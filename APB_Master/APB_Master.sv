==> flow/design.v <==
module day16 (
  input       wire        clk,
  input       wire        reset,
  input       wire[1:0]   cmd_i,
  output      wire        psel_o,
  output      wire        penable_o,
  output      wire[31:0]  paddr_o,
  output      wire        pwrite_o,
  output      wire[31:0]  pwdata_o,
  input       wire        pready_i,
  input       wire[31:0]  prdata_i
);
  typedef enum logic[1:0] {
    IDLE 				   = 2'b00,
    SETUP					 = 2'b01,
    ACCESS				 = 2'b10
  } state_type;
  state_type state_q, nxt_state;
  always_ff @(posedge clk or posedge reset) begin
    if (reset) state_q <= IDLE;
    else state_q <= nxt_state;
  end
  always_comb begin
    nxt_state = state_q;
    unique case (state_q)
      IDLE: if (|cmd_i) nxt_state = SETUP;
      			else nxt_state = IDLE;
      SETUP: nxt_state = ACCESS;
      ACCESS: if (pready_i) nxt_state = IDLE;
      			 else nxt_state = ACCESS;
      default: nxt_state = state_q;
    endcase
  end    
  logic [31:0] rdata;
  always_ff @(posedge clk or posedge reset)
    if (reset)
      rdata <= 32'h0;
    else if (penable_o && pready_i)
      rdata <= prdata_i;
  assign psel_o = (state_q == SETUP) | (state_q == ACCESS);
  assign penable_o = (state_q == ACCESS);
  assign pwrite_o = cmd_i[1];
  assign paddr_o = 32'hDEAD_CAFE;
  assign pwdata_o = rdata + 32'd1;
endmodule
# Step by step through the tools: day16
# Tool output for the design above, in the order of the flow.
# Lines are those of the file above, counted from 1.
# Cell names lack the library's common part.
setup:
  design: "day16"
  clock_port: "clk"
  cell_library: "sky130hd"
  lib_corner: "tt_025C_1v80"

# Word-level counts
# Source: Yosys, flattened and elaborated, memories not mapped. Widths are those after wreduce. Registers that Yosys merges into a memory's read port (data or address) are not register bits. Print and check cells do not count. Equal cells are merged and count once.
word_totals:
  regBits: 34
  input_bits: 37
  out_inout_bits: 67
classes:
  add_sub_neg: 1
  equal: 2
  n_mux: 3
  logic: 1
  reduce_and_logical: 4
op_table:
  columns: ["operator", "n"]
  rows:
  - ["32-bit by 1-bit adder with 32-bit output with constant B", 1]
  - ["2-bit case mux with 3-bit select", 1]
  - ["3-bit nonzero test", 1]
  - ["2-bit by 1-bit equality test with 1-bit output with constant B", 1]
  - ["2-bit equality test with constant B", 1]
  - ["2-bit logical NOT", 1]
  - ["2-bit OR reduction", 1]
  - ["2-bit two-way mux", 1]
  - ["1-bit bitwise OR", 1]
  - ["1-bit logical AND", 1]
  - ["1-bit two-way mux", 1]

# Logic depth
# Yosys ltp: most cells in a row. Word level: on the elaborated netlist, between registers, memories and ports. Mapped: between sequential cells and ports; inverters and the memories' decode and read muxes count.
depth:
  word_depth: 3
  ABC_AREA: 0
  ltp_mapped: 5
  depth_no_buf: 5

# After synthesis
# Source: synth_stat.txt of the flow (Yosys; design flattened, memories mapped). It holds for the ABC_AREA given above (unset counts as 0); a run with the other value may have another netlist.
# The area totals of this step are shown rounded.
synth_totals:
  mapped_cells: 206
  yosys_area_um2: 2267
  ff_cells: 35
  n_buf: 38
types:
  columns: ["cell", "n"]
  rows:
  - ["dfrtp_1", 34]
  - ["mux2_2", 32]
  - ["buf_4", 33]
  - ["xnor2_1", 19]
  - ["xor2_1", 11]
  - ["nor4_2", 4]
  - ["nand2_1", 12]
  - ["nand3_1", 9]
  - ["nor4b_2", 3]
  - ["and4_1", 5]
  - ["nand4_1", 7]
  - ["dfstp_2", 1]
  - ["nand4_4", 1]
  - ["nor4_4", 1]
  - ["inv_1", 5]
  - ["nor2_1", 5]
  - ["nand3_4", 1]
  - ["and3_2", 2]
# Not listed: further types 16, cells in them 21.

# Path before layout
# Path of least setup slack by OpenSTA after synthesis, without wires, with an ideal clock, recovery checks aside; 20% of the period is set as input and as output delay. Where synthesis merged equal registers, the netlist keeps one of their names.
synth_path:
  path_kind: "register to output"
  startpoint: "register rdata[0]"
  endpoint: "output pwdata_o[26]"
  clock_period_ps: 2180
  output_delay_ps: 436
  t_first_pin_ps: 0
  arrival_ps: 1542
  t_required_ps: 1744
  setup_slack_ps: 202
  delay_ps: 1542
  stages: 6
  path_buffers: 0
  synth_period_reached_ps: 1978
# "delay_ps" is the arrival time less input delay plus setup time.
# At an output port there is no setup time.
# "stages" counts driving pins, that of a launching flip-flop among them; a cell with two outputs on the path counts twice.
# "synth_period_reached_ps" is the clock period less the worst setup slack; recovery checks do not enter. This is arithmetic on one report: input and output delays are still those of the set period (20% each).
# The rows between start and end are the longest chain of elaborated cells between them; the timing report does not say that the signal goes this way. Where chains are equally long, one stands for them.
# Each line given opens the expression or statement behind the cell; cells for indexed reads and writes are added by Yosys, which also makes memories of some case tables.
synth_between:
  path_cell_list: "dfrtp_1 ha_1 nand3_1 nor4_4 nor4b_2 xor2_1"
  elab_chain_cells: 1
  cone_cells: 1
synth_rtl:
  columns: ["element", "line", "source"]
  rows:
  - ["from (decl)", 34, "logic [31:0] rdata;"]
  - ["from (assign)", 37, "rdata <= 32'h0;"]
  - ["from (assign)", 39, "rdata <= prdata_i;"]
  - ["32-bit by 1-bit adder with 32-bit output", 44, "assign pwdata_o = rdata + 32'd1;"]
  - ["to (decl)", 9, "output      wire[31:0]  pwdata_o,"]

# Path in the finished layout
# From the final timing report of run A: the path of least setup slack in the routed layout; clock arrival at registers is part of the times.
# The path's times are printed in steps of 10 ps; the period is the one set.
layout_path:
  path_kind: "register to output"
  startpoint: "register rdata[2]"
  endpoint: "output pwdata_o[31]"
  clock_period_ps: 3200
  output_delay_ps: 640
  t_first_pin_ps: 290
  arrival_ps: 2340
  t_required_ps: 2560
  setup_slack_ps: 220
  stages: 6
  path_buffers: 1
# The rows between start and end are the longest chain of elaborated cells between them; the timing report does not say that the signal goes this way. Where chains are equally long, one stands for them.
layout_between:
  path_cell_list: "dfrtp_1 and4_2 nand3_2 nor4_4 xor2_1 clkdlybuf4s50_1"
  elab_chain_cells: 1
  cone_cells: 1
layout_rtl:
  columns: ["element", "line", "source"]
  rows:
  - ["from (decl)", 34, "logic [31:0] rdata;"]
  - ["from (assign)", 37, "rdata <= 32'h0;"]
  - ["from (assign)", 39, "rdata <= prdata_i;"]
  - ["32-bit by 1-bit adder with 32-bit output", 44, "assign pwdata_o = rdata + 32'd1;"]
  - ["to (decl)", 9, "output      wire[31:0]  pwdata_o,"]

Hand-over note for day16

Measured results for day16: 2 stored runs of the Yosys and OpenROAD flow on sky130hd. The settings differ; the order carries no meaning. The constraints put input and output delay at 20% of the set period each and load the outputs with 0.01 pF.
"achieved_clock_period_ps" is the run's clock period less its worst setup slack. It is reckoned from that one timing run; input and output delays stay at 20% of the period that was set.
"timing.worst_path_ps" is the time allowed to the run's worst setup path (the clock period less input and output delay, where it has them) less its slack. Clock arrival times count: a late capture clock shortens it, a late launch clock lengthens it.
"power.total_w" is the tool's figure for a default switching activity; nothing was simulated.
"timing.worst_path_ps" is known to 10 ps.
The measured numbers are rounded.

--- run A ---
==> flow/run.sh <==
#!/bin/bash
# the make line also repeats the synthesis and layout settings of config.mk as NAME=value (left out here)
make -C /OpenROAD-flow-scripts/flow DESIGN_CONFIG=/design/flow/config.mk WORK_HOME=/design/flow/orfs CLKGATE_MAP_FILE= finish
==> flow/config.mk <==
export PLATFORM = sky130hd
export DESIGN_NAME = day16
export DESIGN_NICKNAME = day16
export VERILOG_FILES = /design/flow/design.v
export SDC_FILE = /design/flow/constraint.sdc
export NUM_CORES = 4
export LEC_CHECK = 0
export CAP_MARGIN = 20
export CELL_PAD_IN_SITES_DETAIL_PLACEMENT = 0
export CORE_ASPECT_RATIO = 0.52
export CORE_MARGIN = 2
export CORE_UTILIZATION = 22
export PLACE_DENSITY_LB_ADDON = 0.18
export SETUP_SLACK_MARGIN = 0.17
export SLEW_MARGIN = 15
export TNS_END_PERCENT = 80
==> flow/constraint.sdc <==
create_clock -name core_clock -period 3.2 [get_ports {clk}]
set_input_delay 0.6400 -clock core_clock [delete_from_list [all_inputs] [get_ports {clk}]]
set_output_delay 0.6400 -clock core_clock [all_outputs]
set_load 0.01 [all_outputs]

==> results, as YAML <==
results:
  synthesis_area_um2: 2267
  die_area_um2: 11180
  cell_area_final_um2: 3266
  finish.utilization_pct: 32.9
  ws_setup_ps: 224
  setup_tns_ps: 0
  timing.hold.ws_ps: 454
  power.total_w: 0.0009928
  achieved_clock_period_ps: 2976
  timing.worst_path_ps: 2340
  critical_path_kind: "register to output"

--- run B ---
==> flow/run.sh <==
#!/bin/bash
# the make line also repeats the synthesis and layout settings of config.mk as NAME=value (left out here)
make -C /OpenROAD-flow-scripts/flow DESIGN_CONFIG=/design/flow/config.mk WORK_HOME=/design/flow/orfs CLKGATE_MAP_FILE= finish
==> flow/config.mk <==
export PLATFORM = sky130hd
export DESIGN_NAME = day16
export DESIGN_NICKNAME = day16
export VERILOG_FILES = /design/flow/design.v
export SDC_FILE = /design/flow/constraint.sdc
export NUM_CORES = 4
export LEC_CHECK = 0
export CAP_MARGIN = 35
export CELL_PAD_IN_SITES_DETAIL_PLACEMENT = 0
export CELL_PAD_IN_SITES_GLOBAL_PLACEMENT = 3
export CORE_MARGIN = 4
export CORE_UTILIZATION = 50
export GPL_ROUTABILITY_DRIVEN = 1
export GPL_TIMING_DRIVEN = 1
export HOLD_SLACK_MARGIN = 0.23
export MIN_ROUTING_LAYER = met1
export PLACE_DENSITY_LB_ADDON = 0.22
export SLEW_MARGIN = 10
==> flow/constraint.sdc <==
create_clock -name core_clock -period 2.01 [get_ports {clk}]
set_input_delay 0.4020 -clock core_clock [delete_from_list [all_inputs] [get_ports {clk}]]
set_output_delay 0.4020 -clock core_clock [all_outputs]
set_load 0.01 [all_outputs]

==> results, as YAML <==
outcome: "incomplete, placement halted on FLW-0024"

End of note.
